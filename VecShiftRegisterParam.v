==> flow/design.v <==
module VecShiftRegisterParam(  
  input        clock,  
  input        reset,  
  input  [7:0] io_in,  
  output [7:0] io_out  
);
  reg [7:0] delays_0;  
  reg [31:0] _RAND_0;
  reg [7:0] delays_1;  
  reg [31:0] _RAND_1;
  reg [7:0] delays_2;  
  reg [31:0] _RAND_2;
  reg [7:0] delays_3;  
  reg [31:0] _RAND_3;
  reg [7:0] delays_4;  
  reg [31:0] _RAND_4;
  reg [7:0] delays_5;  
  reg [31:0] _RAND_5;
  reg [7:0] delays_6;  
  reg [31:0] _RAND_6;
  reg [7:0] delays_7;  
  reg [31:0] _RAND_7;
  reg [7:0] delays_8;  
  reg [31:0] _RAND_8;
  reg [7:0] delays_9;  
  reg [31:0] _RAND_9;
  assign io_out = delays_9;  
  always @(posedge clock) begin
    if (reset) begin
      delays_0 <= 8'h0;
    end else begin
      delays_0 <= io_in;
    end
    if (reset) begin
      delays_1 <= 8'h0;
    end else begin
      delays_1 <= delays_0;
    end
    if (reset) begin
      delays_2 <= 8'h0;
    end else begin
      delays_2 <= delays_1;
    end
    if (reset) begin
      delays_3 <= 8'h0;
    end else begin
      delays_3 <= delays_2;
    end
    if (reset) begin
      delays_4 <= 8'h0;
    end else begin
      delays_4 <= delays_3;
    end
    if (reset) begin
      delays_5 <= 8'h0;
    end else begin
      delays_5 <= delays_4;
    end
    if (reset) begin
      delays_6 <= 8'h0;
    end else begin
      delays_6 <= delays_5;
    end
    if (reset) begin
      delays_7 <= 8'h0;
    end else begin
      delays_7 <= delays_6;
    end
    if (reset) begin
      delays_8 <= 8'h0;
    end else begin
      delays_8 <= delays_7;
    end
    if (reset) begin
      delays_9 <= 8'h0;
    end else begin
      delays_9 <= delays_8;
    end
  end
endmodule
* Tool chain data of VecShiftRegisterParam
The steps from the RTL of VecShiftRegisterParam to its reports follow in flow order.
Lines are those of the file above, counted from 1.
The mark -- stands for no value.
- Top :: VecShiftRegisterParam
- Clock input :: clock
- Standard-cell library :: sky130hd
- Library corner :: tt_025C_1v80

* Word-level counts
Yosys after proc, flatten, opt, wreduce and memory -nomap, before mapping. Enables and synchronous resets that opt folds into registers are not counted as muxes. Memory bits, and registers merged into a memory's read port (data or address), are not among the register bits. Print and check cells are not counted. Equal cells are merged and count once.
- Register bits :: 80
- Bits of input ports :: 10
- Output and inout port bits :: 8

* Logic depth
Longest topological path by Yosys (ltp), each cell counted once; first at word level (registers and memories cut), then after technology mapping (sequential cells cut; the memories' decode and read muxes count).
- Depth after elaboration :: 0
- ABC_AREA :: 0
- Gate-level depth with buffers :: 2
- Mapped depth without buffers :: 1

* Synthesis result
The flow's flattened synthesis, as Yosys stat reports it; memories are mapped. The netlist is that of the ABC_AREA named above (0 if unset); the other value can give another one.
- Cell count :: 168
- Cell area after synthesis :: 2142.1 µm²
- Flip-flop cells :: 80
- Buffer cells :: 8
** Cells by type
- sky130_fd_sc_hd__dfxtp_1 :: number 80, total area 1.6E+03 µm²
- sky130_fd_sc_hd__nor2b_1 :: number 80, total area 500.48 µm²
- sky130_fd_sc_hd__buf_2 :: number 8, total area 40.038 µm²

* Path before layout
OpenSTA on the mapped netlist: ideal clock, no wires. The path of least setup slack (recovery checks aside). Input and output delay are each 20% of the period. Register names are those of the netlist, which keeps one name where synthesis merged equal registers.
- Path kind :: register to register
- From :: register delays_0[0]
- To :: register delays_1[0]
- Clock period :: 0.476 ns
- Library setup time :: 0.118 ns
- Data arrival time :: 0.376 ns
- Required time :: 0.358 ns
- Path slack :: -0.017 ns
- Path delay :: 0.494 ns
- Driving pins on the path :: 2
- Synthesis period reached :: 0.493 ns
"path delay" = arrival - input delay + setup time.
"driving pins on the path": output pins that drive a net of the path, with the launching flip-flop's if there is one; two outputs of one cell count as two.
"synthesis period reached" is the clock period less the worst setup slack; recovery checks do not enter. This is arithmetic on one report: input and output delays are still those of the set period (20% each).
- Path through :: sky130_fd_sc_hd__dfxtp_1 > sky130_fd_sc_hd__nor2b_1
- Length of the longest elaborated chain :: 0
- Elaborated cells between the ends (all ways) :: 0
- Source lines of those cells :: 0
** RTL lines, path after synthesis
- from (decl) :: line 7 : reg [7:0] delays_0;
- from (assign) :: line 30 : delays_0 <= 8'h0;
- from (assign) :: line 32 : delays_0 <= io_in;
- to (assign) :: line 35 : delays_1 <= 8'h0;
- to (assign) :: line 37 : delays_1 <= delays_0;
- to (decl) :: line 9 : reg [7:0] delays_1;

* Worst path after layout
From the final timing report of flow run A: the path of least setup slack in the routed layout; clock arrival at registers is part of the times.
- Path kind :: register to output
- From :: register delays_9[7]
- To :: output port io_out[7]
- Clock period :: 0.328 ns
- External output delay :: 0.07 ns
- Data arrival time :: 0.76 ns
- Required time :: 0.26 ns
- Path slack :: -0.49 ns
- Driving pins on the path :: 2
- Path through :: sky130_fd_sc_hd__dfxtp_2 > sky130_fd_sc_hd__buf_6
- Length of the longest elaborated chain :: 0
- Elaborated cells between the ends (all ways) :: 0
- Source lines of those cells :: 0
** RTL lines, path after layout
- from (decl) :: line 25 : reg [7:0] delays_9;
- from (assign) :: line 75 : delays_9 <= 8'h0;
- from (assign) :: line 77 : delays_9 <= delays_8;
- to (decl) :: line 5 : output [7:0] io_out

Data sheet: physical implementation of VecShiftRegisterParam

Below are 2 stored runs of the flow (Yosys, OpenROAD; platform sky130hd) on VecShiftRegisterParam, each with its settings and what was measured, unordered. Constraints: input delay and output delay 20% of the set period each, output load 0.01 pF.
By "achieved clock period" is meant the clock period of the run minus its worst setup slack. This is arithmetic on one report: input and output delays are still those of the set period (20% each).
"allowed time less slack (worst setup path)" is the time allowed to the run's worst setup path (the clock period less input and output delay, where it has them) less its slack. Clock arrival times count: a late capture clock shortens it, a late launch clock lengthens it.
By "total power after layout" is meant OpenSTA's value without simulated activity: inputs other than the clock are taken to toggle once in ten clock periods, and the tool carries that through the logic.

* Flow run A
** Files
==> flow/run.sh <==
#!/bin/bash
# the make line also repeats the synthesis and layout settings of config.mk as NAME=value (left out here)
make -C /OpenROAD-flow-scripts/flow DESIGN_CONFIG=/design/flow/config.mk WORK_HOME=/design/flow/orfs CLKGATE_MAP_FILE= finish
==> flow/config.mk <==
export PLATFORM = sky130hd
export DESIGN_NAME = VecShiftRegisterParam
export DESIGN_NICKNAME = VecShiftRegisterParam
export VERILOG_FILES = /design/flow/design.v
export SDC_FILE = /design/flow/constraint.sdc
export NUM_CORES = 4
export LEC_CHECK = 0
export CAP_MARGIN = 20
export CORE_MARGIN = 3
export CORE_UTILIZATION = 49
export GPL_TIMING_DRIVEN = 0
export MAX_ROUTING_LAYER = met5
export MIN_ROUTING_LAYER = met2
export PLACE_DENSITY = 0.62
export SLEW_MARGIN = 20
export TNS_END_PERCENT = 20
==> flow/constraint.sdc <==
create_clock -name core_clock -period 0.328 [get_ports {clock}]
set_input_delay 0.0656 -clock core_clock [delete_from_list [all_inputs] [get_ports {clock}]]
set_output_delay 0.0656 -clock core_clock [all_outputs]
set_load 0.01 [all_outputs]
** Results
- Sum of negative setup slack :: -17.559 ns
- Total power after layout :: 18.301 mW
- Yosys chip area after synthesis :: 2142.1 µm²
- Utilization :: 63.6 %
- Allowed time less slack (worst setup path) :: 0.76 ns
- Worst setup path type :: register to output
- Post-route worst hold slack :: -0.029 ns
- Die outline area :: 5200.6 µm²
- Achieved clock period :: 0.823 ns
- Setup slack of the worst path :: -0.495 ns

* Flow run B
** Files
==> flow/run.sh <==
#!/bin/bash
# the make line also repeats the synthesis and layout settings of config.mk as NAME=value (left out here)
make -C /OpenROAD-flow-scripts/flow DESIGN_CONFIG=/design/flow/config.mk WORK_HOME=/design/flow/orfs CLKGATE_MAP_FILE= finish
==> flow/config.mk <==
export PLATFORM = sky130hd
export DESIGN_NAME = VecShiftRegisterParam
export DESIGN_NICKNAME = VecShiftRegisterParam
export VERILOG_FILES = /design/flow/design.v
export SDC_FILE = /design/flow/constraint.sdc
export NUM_CORES = 4
export LEC_CHECK = 0
export CAP_MARGIN = 5
export CORE_MARGIN = 10
export CORE_UTILIZATION = 35
export GPL_ROUTABILITY_DRIVEN = 1
export MIN_ROUTING_LAYER = met1
export SLEW_MARGIN = 5
export TNS_END_PERCENT = 25
==> flow/constraint.sdc <==
create_clock -name core_clock -period 0.45 [get_ports {clock}]
set_input_delay 0.0900 -clock core_clock [delete_from_list [all_inputs] [get_ports {clock}]]
set_output_delay 0.0900 -clock core_clock [all_outputs]
set_load 0.01 [all_outputs]
** Results
- Sum of negative setup slack :: -7.603 ns
- Total power after layout :: 12.981 mW
- Yosys chip area after synthesis :: 2142.1 µm²
- Utilization :: 45.6 %
- Allowed time less slack (worst setup path) :: 0.75 ns
- Worst setup path type :: register to output
- Post-route worst hold slack :: 0.044 ns
- Die outline area :: 9649.1 µm²
- Achieved clock period :: 0.843 ns
- Setup slack of the worst path :: -0.393 ns
