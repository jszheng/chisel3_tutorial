==> flow/design.v <==
module Memo(  
  input        clock,  
  input        reset,  
  input        io_wen,  
  input  [7:0] io_wrAddr,  
  input  [7:0] io_wrData,  
  input        io_ren,  
  input  [7:0] io_rdAddr,  
  output [7:0] io_rdData  
);
  reg [7:0] mem [0:255];  
  reg [31:0] _RAND_0;
  wire [7:0] mem__T_21_data;  
  wire [7:0] mem__T_21_addr;  
  wire [7:0] mem__T_19_data;  
  wire [7:0] mem__T_19_addr;  
  wire  mem__T_19_mask;  
  wire  mem__T_19_en;  
  assign mem__T_21_addr = io_rdAddr;
  assign mem__T_21_data = mem[mem__T_21_addr];  
  assign mem__T_19_data = io_wrData;
  assign mem__T_19_addr = io_wrAddr;
  assign mem__T_19_mask = 1'h1;
  assign mem__T_19_en = io_wen;
  assign io_rdData = io_ren ? mem__T_21_data : 8'h0;  
  always @(posedge clock) begin
    if(mem__T_19_en & mem__T_19_mask) begin
      mem[mem__T_19_addr] <= mem__T_19_data;  
    end
  end
endmodule
From RTL to reports: Memo
The steps from the RTL of Memo to its reports follow in flow order.
Lines are those of the file above, counted from 1.
Cell names lack the library's common part.
A cell with -- has no value.

design
  top module = Memo
  clock = clock
  cell library = sky130hd
  library corner = tt_025C_1v80

Word-level counts
Counts by Yosys on the flattened word-level netlist (proc, flatten, opt, wreduce; memories kept). Register bits leave out memories and registers merged into their read ports (data or address); mux counts leave out enables and synchronous resets folded into registers. Print and check cells are left out. Cells with the same type and inputs are merged into one.
Yosys's memory passes give these memory sizes; they may raise the number of words (mostly to a power of two), join words into wider ones and drop unused or constant bits.

operators by class
  muxes and demuxes = 4

operator list
  cell              count
  8-bit 2-to-1 mux  3
  1-bit 2-to-1 mux  1

bit counts
  bits in writable memories = 2,048
  memories kept = 1
  output and inout bits = 8
  cells after elaboration = 5
  flip-flop bits (word level) = 0
  bits of input ports = 28

memories
  memory  depth  bits a word  rd ports  write ports  line  source
  mem     256    8            1         1            11    reg [7:0] mem [0:255];

Logic depth
Yosys ltp: most cells in a row. Word level: on the elaborated netlist, between registers, memories and ports. Mapped: between sequential cells and ports; inverters and the memories' decode and read muxes count.

depth
  word-level depth = 1
  ABC_AREA = 0
  depth in mapped cells = 11
  mapped depth without buffers = 7

Netlist
Yosys stat after the flow's synthesis: flattened, memories mapped to cells. It holds for the ABC_AREA given above (unset counts as 0); a run with the other value may have another netlist.

cell types
  cell type  count  area in all (um^2)
  edfxtp_1   2,048  6.15E+04
  mux4_2     279    6.28E+03
  mux2i_1    312    3.12E+03
  mux4_1     88     2.31E+03
  nor2_1     314    1,178.63
  o221ai_1   73     639.363
  o22ai_1    87     544.272
  nand2_1    136    510.49
  buf_8      29     435.418
  a21oi_1    73     365.35
  clkbuf_1   94     352.838
  a211oi_1   38     285.274
  buf_12     14     280.269
  buf_2      56     280.269
  a22oi_1    37     277.766
  nor3_1     52     260.25
  nand3_1    46     230.221
  o21ai_0    41     205.197

Not listed: further types 49, cells in them 209.

mapped netlist
  synthesis area = 80,703.7 um^2
  mapped flip-flops = 2,048
  mapped cells = 4,026
  sequential area = 61,499.0 um^2
  buffers = 247

Path before layout
Path of least setup slack by OpenSTA after synthesis, without wires, with an ideal clock, recovery checks aside; 20% of the period is set as input and as output delay. Where synthesis merged equal registers, the netlist keeps one of their names.

path after synthesis
  path type = input to output
  start point = input io_rdAddr[1]
  end point = output io_rdData[6]
  setup slack = 1.982 ns
  time at the first pin = 1.238 ns
  path buffers = 5
  stages = 11
  data arrival time = 2.970 ns
  required time = 4.952 ns
  clock period = 6.19 ns
  output delay = 1.238 ns
  path delay = 1.732 ns
  input delay = 1.238 ns
  synthesis period reached = 4.208 ns

"path delay" = arrival - input delay + setup time.
At an output port there is no setup time.
"stages": output pins that drive a net of the path, with the launching flip-flop's if there is one; two outputs of one cell count as two.
"synthesis period reached" is the clock period less the worst setup slack; recovery checks do not enter. This is arithmetic on one report: input and output delays are still those of the set period (20% each).
Between the ends stands the longest chain of elaborated cells between them, by number of cells; it is not shown to be the way that was timed. Of several equally long chains one is given.
A line is the first line of the expression or statement that the cell stems from. Yosys adds cells for indexed reads and writes and turns some case tables into memories.
A memory read counts as a cell of the chain, while the word-level depth stops at memories.

between the ends, after synthesis
  path through = buf_4 -> nand2b_1 -> buf_2 -> clkbuf_8 -> buf_2 -> clkbuf_1 -> nor2_1 -> nor3_1 -> o21ai_0 -> nand4_1 -> o32ai_1
  cells in the longest elaborated chain = 2
  elaborated cells between the ends (all ways) = 2
  source lines of those cells = 2
  classes of those cells = mux (1); memory (1)

ends and longest elaborated chain, after synthesis
  item                line  source
  from (decl)         8     input  [7:0] io_rdAddr,
  memory 256 x 8 bit  11    reg [7:0] mem [0:255];
  8-bit 2-to-1 mux    25    assign io_rdData = io_ren ? mem__T_21_data : 8'h0;
  to (decl)           9     output [7:0] io_rdData

Path in the finished layout
From the final timing report of stored run 1: the path of least setup slack in the routed layout; clock arrival at registers is part of the times.

path post-layout
  path type = input to output
  start point = input io_rdAddr[0]
  end point = output io_rdData[6]
  path buffers = 9
  input delay = 0.98 ns
  time at the first pin = 0.98 ns
  clock period = 4.91 ns
  data arrival time = 3.74 ns
  output delay = 0.98 ns
  setup slack = 0.19 ns
  stages = 14
  required time = 3.93 ns

Between the ends stands the longest chain of elaborated cells between them, by number of cells; it is not shown to be the way that was timed. Of several equally long chains one is given.
A memory read counts as a cell of the chain, while the word-level depth stops at memories.

between the ends, post-layout
  path through = buf_16 -> buf_16 -> buf_16 -> buf_16 -> buf_4 -> buf_4 -> mux4_2 -> a22oi_2 -> buf_4 -> nand2_4 -> nand4_1 -> o32ai_4 -> buf_6 -> buf_6
  cells in the longest elaborated chain = 2
  elaborated cells between the ends (all ways) = 2
  source lines of those cells = 2
  classes of those cells = mux (1); memory (1)

ends and longest elaborated chain, post-layout
  item                line  source
  from (decl)         8     input  [7:0] io_rdAddr,
  memory 256 x 8 bit  11    reg [7:0] mem [0:255];
  8-bit 2-to-1 mux    25    assign io_rdData = io_ren ? mem__T_21_data : 8'h0;
  to (decl)           9     output [7:0] io_rdData

==> results <==
2 stored runs of Memo in the flow (synthesis by Yosys, layout by OpenROAD, sky130hd cells), in arbitrary order. Constraints: input delay and output delay 20% of the set period each, output load 0.01 pF.

Stored run 1
==> flow/run.sh <==
#!/bin/bash
# the make line also repeats the synthesis and layout settings of config.mk as NAME=value (left out here)
make -C /OpenROAD-flow-scripts/flow DESIGN_CONFIG=/design/flow/config.mk WORK_HOME=/design/flow/orfs CLKGATE_MAP_FILE= finish
==> flow/config.mk <==
export PLATFORM = sky130hd
export DESIGN_NAME = Memo
export DESIGN_NICKNAME = Memo
export VERILOG_FILES = /design/flow/design.v
export SDC_FILE = /design/flow/constraint.sdc
export NUM_CORES = 4
export LEC_CHECK = 0
export ABC_AREA = 0
export CAP_MARGIN = 20
export CELL_PAD_IN_SITES_DETAIL_PLACEMENT = 1
export CELL_PAD_IN_SITES_GLOBAL_PLACEMENT = 1
export CORE_MARGIN = 10
export CORE_UTILIZATION = 24
export CTS_CLUSTER_SIZE = 19
export PLACE_DENSITY_LB_ADDON = 0.04
export SETUP_SLACK_MARGIN = 1.0
export SLEW_MARGIN = 0
export TNS_END_PERCENT = 90
==> flow/constraint.sdc <==
create_clock -name core_clock -period 4.91 [get_ports {clock}]
set_input_delay 0.9820 -clock core_clock [delete_from_list [all_inputs] [get_ports {clock}]]
set_output_delay 0.9820 -clock core_clock [all_outputs]
set_load 0.01 [all_outputs]

==> results of stored run 1 <==
chip area after synthesis (Yosys): 80,703.7 um^2
die area: 359,862.0 um^2
standard-cell area of the final layout: 103,737.0 um^2
worst setup slack after layout: 0.189 ns
worst hold slack: 0.557 ns

Stored run 2
==> flow/run.sh <==
#!/bin/bash
# the make line also repeats the synthesis and layout settings of config.mk as NAME=value (left out here)
make -C /OpenROAD-flow-scripts/flow DESIGN_CONFIG=/design/flow/config.mk WORK_HOME=/design/flow/orfs CLKGATE_MAP_FILE= finish
==> flow/config.mk <==
export PLATFORM = sky130hd
export DESIGN_NAME = Memo
export DESIGN_NICKNAME = Memo
export VERILOG_FILES = /design/flow/design.v
export SDC_FILE = /design/flow/constraint.sdc
export NUM_CORES = 4
export LEC_CHECK = 0
export CAP_MARGIN = 20
export CORE_MARGIN = 2
export CORE_UTILIZATION = 23
export SLEW_MARGIN = 20
==> flow/constraint.sdc <==
create_clock -name core_clock -period 3.49 [get_ports {clock}]
set_input_delay 0.6980 -clock core_clock [delete_from_list [all_inputs] [get_ports {clock}]]
set_output_delay 0.6980 -clock core_clock [all_outputs]
set_load 0.01 [all_outputs]

==> results of stored run 2 <==
chip area after synthesis (Yosys): 80,703.7 um^2
die area: 355,639.0 um^2
standard-cell area of the final layout: 101,091.0 um^2
worst setup slack after layout: -0.805 ns
worst hold slack: 0.311 ns
